==> flow/design.v <==
module obstacle_avoidance_robot(
    input clk, reset,
    input [3:0] arduino_input,    
    output reg motorL_pwm, motorR_pwm,
    output reg motorL_dir, motorR_dir
);
localparam IDLE         = 3'b000;
localparam FORWARD      = 3'b001;
localparam TURN_RIGHT   = 3'b010;
localparam STOP         = 3'b100;
localparam OBSTACLE_THRESHOLD = 4'd8;  
localparam TURN_DURATION = 16'd4000;   
reg [2:0] state, next_state;
reg [7:0] pwm_counter = 0;
reg [7:0] dutycycle_L, dutycycle_R;
reg [15:0] turn_counter;
reg obstacle_detected;
always @(posedge clk or posedge reset) begin
    if (reset)
        state <= IDLE;
    else
        state <= next_state;
end
always @(posedge clk) begin
    obstacle_detected <= (arduino_input > OBSTACLE_THRESHOLD);
end
always @(*) begin
    case(state)
        IDLE: begin
            next_state = FORWARD;
        end
        FORWARD: begin
            if(obstacle_detected)
                next_state = TURN_RIGHT;  
            else
                next_state = FORWARD;
        end
        TURN_RIGHT: begin
            if(turn_counter >= TURN_DURATION) begin
                if(obstacle_detected)
                    next_state = TURN_RIGHT;  
                else
                    next_state = FORWARD;
            end
            else
                next_state = TURN_RIGHT;
        end
        STOP: begin
            next_state = STOP;  
        end
        default: next_state = IDLE;
    endcase
end
always @(*) begin
    case(state)
        IDLE: begin
            dutycycle_L = 8'd0;
            dutycycle_R = 8'd0;
            motorL_dir = 1'b0;
            motorR_dir = 1'b0;
        end
        FORWARD: begin
            dutycycle_L = 8'd200;
            dutycycle_R = 8'd200;
            motorL_dir = 1'b1;
            motorR_dir = 1'b1;
        end
        TURN_RIGHT: begin
            dutycycle_L = 8'd200;  
            dutycycle_R = 8'd0;    
            motorL_dir = 1'b1;
            motorR_dir = 1'b1;
        end
        STOP: begin
            dutycycle_L = 8'd0;
            dutycycle_R = 8'd0;
            motorL_dir = 1'b0;
            motorR_dir = 1'b0;
        end
        default: begin
            dutycycle_L = 8'd0;
            dutycycle_R = 8'd0;
            motorL_dir = 1'b0;
            motorR_dir = 1'b0;
        end
    endcase
end
always @(posedge clk) begin
    pwm_counter <= pwm_counter + 1;
    if (state == TURN_RIGHT)
        turn_counter <= turn_counter + 1;
    else
        turn_counter <= 0;
end
always @(posedge clk) begin
    motorL_pwm <= (pwm_counter < dutycycle_L) ? 1'b1 : 1'b0;
    motorR_pwm <= (pwm_counter < dutycycle_R) ? 1'b1 : 1'b0;
end
endmodule
Tool chain data of obstacle_avoidance_robot
What the tools print for obstacle_avoidance_robot, step after step.
Line numbers count from 1 in the design file above.
Cell names lack the library's common part.
The mark -- stands for no value.
- design top: obstacle_avoidance_robot
- clock port: clk
- cell library: sky130hd
- corner: tt_025C_1v80

After elaboration
Source: Yosys, flattened and elaborated, memories not mapped. Widths are those after wreduce; folded enables and synchronous resets count as part of the registers. Registers that Yosys merges into a memory's read port (data or address) are not register bits. Print and check cells do not count. Equal cells are merged and count once.
- flip-flop bits (word level): 30
- latch bits at 0
- noted memory bits (writable): 0
- noted ROM bits: 0
- noted clocked read ports x word width: 0
- noted memory cells: 0
- input port bits: 6
- output and inout port bits: 4
- add/subtract/negate cells: 2
- noted $mul: 0
- div/mod/pow operators: 0
- noted order comparisons: 4
- equality and inequality tests at 3
- shift operators: 0
- noted muxes and demuxes: 8
- noted bitwise logic cells: 0
- reduce/logical cells: 2
- operators with widths (kind ; count):
    adder 16 x 1 -> 16 bit with constant B ; 1
    greater-or-equal comparator 16 x 12 -> 1 bit with constant B ; 1
    less-than comparator 8 bit ; 2
    two-way mux 8 bit ; 2
    parallel mux 3 bit (select 4 bit) ; 1
    adder 8 x 1 -> 8 bit with constant B ; 1
    greater-than comparator 4 bit with constant B ; 1
    == test 3 x 1 -> 1 bit with constant B ; 1
    == test 3 x 2 -> 1 bit with constant B ; 1
    == test 3 bit with constant B ; 1
    logical NOT 3 bit ; 1
    two-way mux 3 bit ; 1
    two-way mux 1 bit ; 3
    OR reduction 2 bit ; 1
    two-way mux 2 bit ; 1

Logic depth
Longest topological path by Yosys (ltp), each cell counted once; first at word level (registers and memories cut), then after technology mapping (sequential cells cut; the memories' decode and read muxes count).
- noted word-level depth: 5
- ABC_AREA at 1
- depth in mapped cells at 7
- gate-level depth less buffers at 7

After synthesis
Yosys stat after the flow's synthesis: flattened, memories mapped to cells. It holds for the ABC_AREA given above (unset counts as 0); a run with the other value may have another netlist.
- cell types (cell ; count ; area in all (um2)):
    dfxtp_1 ; 27 ; 540.518
    nand2_1 ; 36 ; 135.13
    inv_1 ; 29 ; 108.854
    nor2_1 ; 25 ; 93.84
    ha_1 ; 7 ; 87.584
    nand3_1 ; 14 ; 70.067
    xor2_1 ; 8 ; 70.067
    dfrtp_1 ; 2 ; 50.048
    a21oi_1 ; 9 ; 45.043
    nand3_2 ; 3 ; 30.029
    dfstp_2 ; 1 ; 26.275
    nor2_4 ; 2 ; 22.522
    a21o_1 ; 2 ; 15.014
    inv_2 ; 4 ; 15.014
    nand4_1 ; 2 ; 12.512
    nor3b_2 ; 1 ; 12.512
    nor3_2 ; 1 ; 10.01
    o21ai_1 ; 2 ; 10.01
Not listed: further types 8, cells in them 8.
- mapped cells at 183
- chip area (Yosys): 1405.1 um2
- area of sequential cells at 616.8 um2
- mapped flip-flops: 30
- buffer cells: 2

Timing after synthesis
OpenSTA on the mapped netlist: ideal clock, no wires. The path of least setup slack (recovery checks aside). Input and output delay are each 20% of the period. Register names are those of the netlist, which keeps one name where synthesis merged equal registers.
- kind: register to register
- start point: reg turn_counter[0]
- end point: reg turn_counter[8]
- clock period: 1.41 ns
- library setup time at 0.123 ns
- data arrival time at 1.053 ns
- data required time: 1.287 ns
- slack: 0.234 ns
- path delay: 1.176 ns
- stages on the path: 7
- synthesis period reached at 1.176 ns
"path delay" = arrival - input delay + setup time.
"stages on the path" counts driving pins, that of a launching flip-flop among them; a cell with two outputs on the path counts twice.
"synthesis period reached" is the clock period less the worst setup slack; recovery checks do not enter. This is arithmetic on one report: input and output delays are still those of the set period (20% each).
Between the ends stands the longest chain of elaborated cells between them, by number of cells; it is not shown to be the way that was timed. Of several equally long chains one is given.
A line is the first line of the expression or statement that the cell stems from. Yosys adds cells for indexed reads and writes and turns some case tables into memories.
- path through: dfxtp_1 ha_1 nand3_2 nor2_4 nand2_1 nor2_1 nor3b_2
- cells in the longest elaborated chain at 1
- noted elaborated cells between the ends (all ways): 1
- RTL lines with such cells at 1
- classes of those cells: 1 x add/sub
- RTL lines, path after synthesis (item ; line ; source):
    start: declaration ; 16 ; reg [15:0] turn_counter;
    start: assignment ; 91 ; turn_counter <= turn_counter + 1;
    start: assignment ; 93 ; turn_counter <= 0;
    adder 16 x 1 -> 16 bit ; 91 ;
    end: assignment ; 91 ;
    end: assignment ; 93 ;
    end: declaration ; 16 ;

Timing after layout
From the final timing report of record 1: the path of least setup slack in the routed layout; clock arrival at registers is part of the times.
- kind: register to output
- start point: reg motorL_pwm
- end point: out motorL_pwm
- clock period: 1.9 ns
- external output delay at 0.38 ns
- data arrival time at 1.19 ns
- data required time: 1.52 ns
- slack: 0.33 ns
- stages on the path: 2
- path through: dfxtp_1 clkdlybuf4s50_1
- cells in the longest elaborated chain at 0
- noted elaborated cells between the ends (all ways): 0
- RTL lines with such cells at 0
- RTL lines, path post-layout (item ; line ; source):
    start: declaration ; 4 ; output reg motorL_pwm, motorR_pwm,
    start: assignment ; 96 ; motorL_pwm <= (pwm_counter < dutycycle_L) ? 1'b1 : 1'b0;
    end: declaration ; 4 ;

Hand-over note for obstacle_avoidance_robot

Top module obstacle_avoidance_robot; platform sky130hd; tools Yosys and OpenROAD; 2 stored runs in no particular order. Input and output delays are each 20% of the period that was set; the output load is 0.01 pF.
"clock period reached" = clock period - worst setup slack. The figure is calculated, with input and output delays left at 20% of the set period.
By "critical path time" is meant the share of the clock period that the worst setup path is allowed (20% is reserved at inputs, 20% at outputs), minus its slack. Clock arrival times at its registers enter into it.
By "overall power" is meant OpenSTA's value without simulated activity: inputs other than the clock are taken to toggle once in ten clock periods, and the tool carries that through the logic.

Record 1
Settings were period_ns = 1.9; CORE_UTILIZATION = 51; PLACE_DENSITY_LB_ADDON = 0.22; CELL_PAD_IN_SITES_GLOBAL_PLACEMENT = 0; ABC_AREA = 1; CTS_CLUSTER_SIZE = 54; CTS_CLUSTER_DIAMETER = 373; CAP_MARGIN = 20; CORE_MARGIN = 2; SLEW_MARGIN = 20
- chip area in the Yosys report: 1,405.1 um2
- noted the area of the die: 3,191.1 um2
- standard-cell area after layout: 1,592.8 um2
- lowest setup slack at 0.325 ns
- noted the setup total negative slack: 0.000 ns
- noted the overall power: 1,442 µW
- clock period reached at 1.575 ns
- critical path time: 1.19 ns
- class of the worst setup path: register to output

Record 2
Settings were period_ns = 0.932; CORE_UTILIZATION = 42; CORE_MARGIN = 8; TNS_END_PERCENT = 100; ABC_AREA = 1; CTS_CLUSTER_DIAMETER = 215; CAP_MARGIN = 25; SLEW_MARGIN = 15; MAX_ROUTING_LAYER = met4
- chip area in the Yosys report: 1,405.1 um2
- noted the area of the die: 5,452.4 um2
- standard-cell area after layout: 2,143.3 um2
- lowest setup slack at -0.316 ns
- noted the setup total negative slack: -4.423 ns
- noted the overall power: 3,769 µW
- clock period reached at 1.248 ns
- critical path time: 1.25 ns
- class of the worst setup path: register to register

End of note.
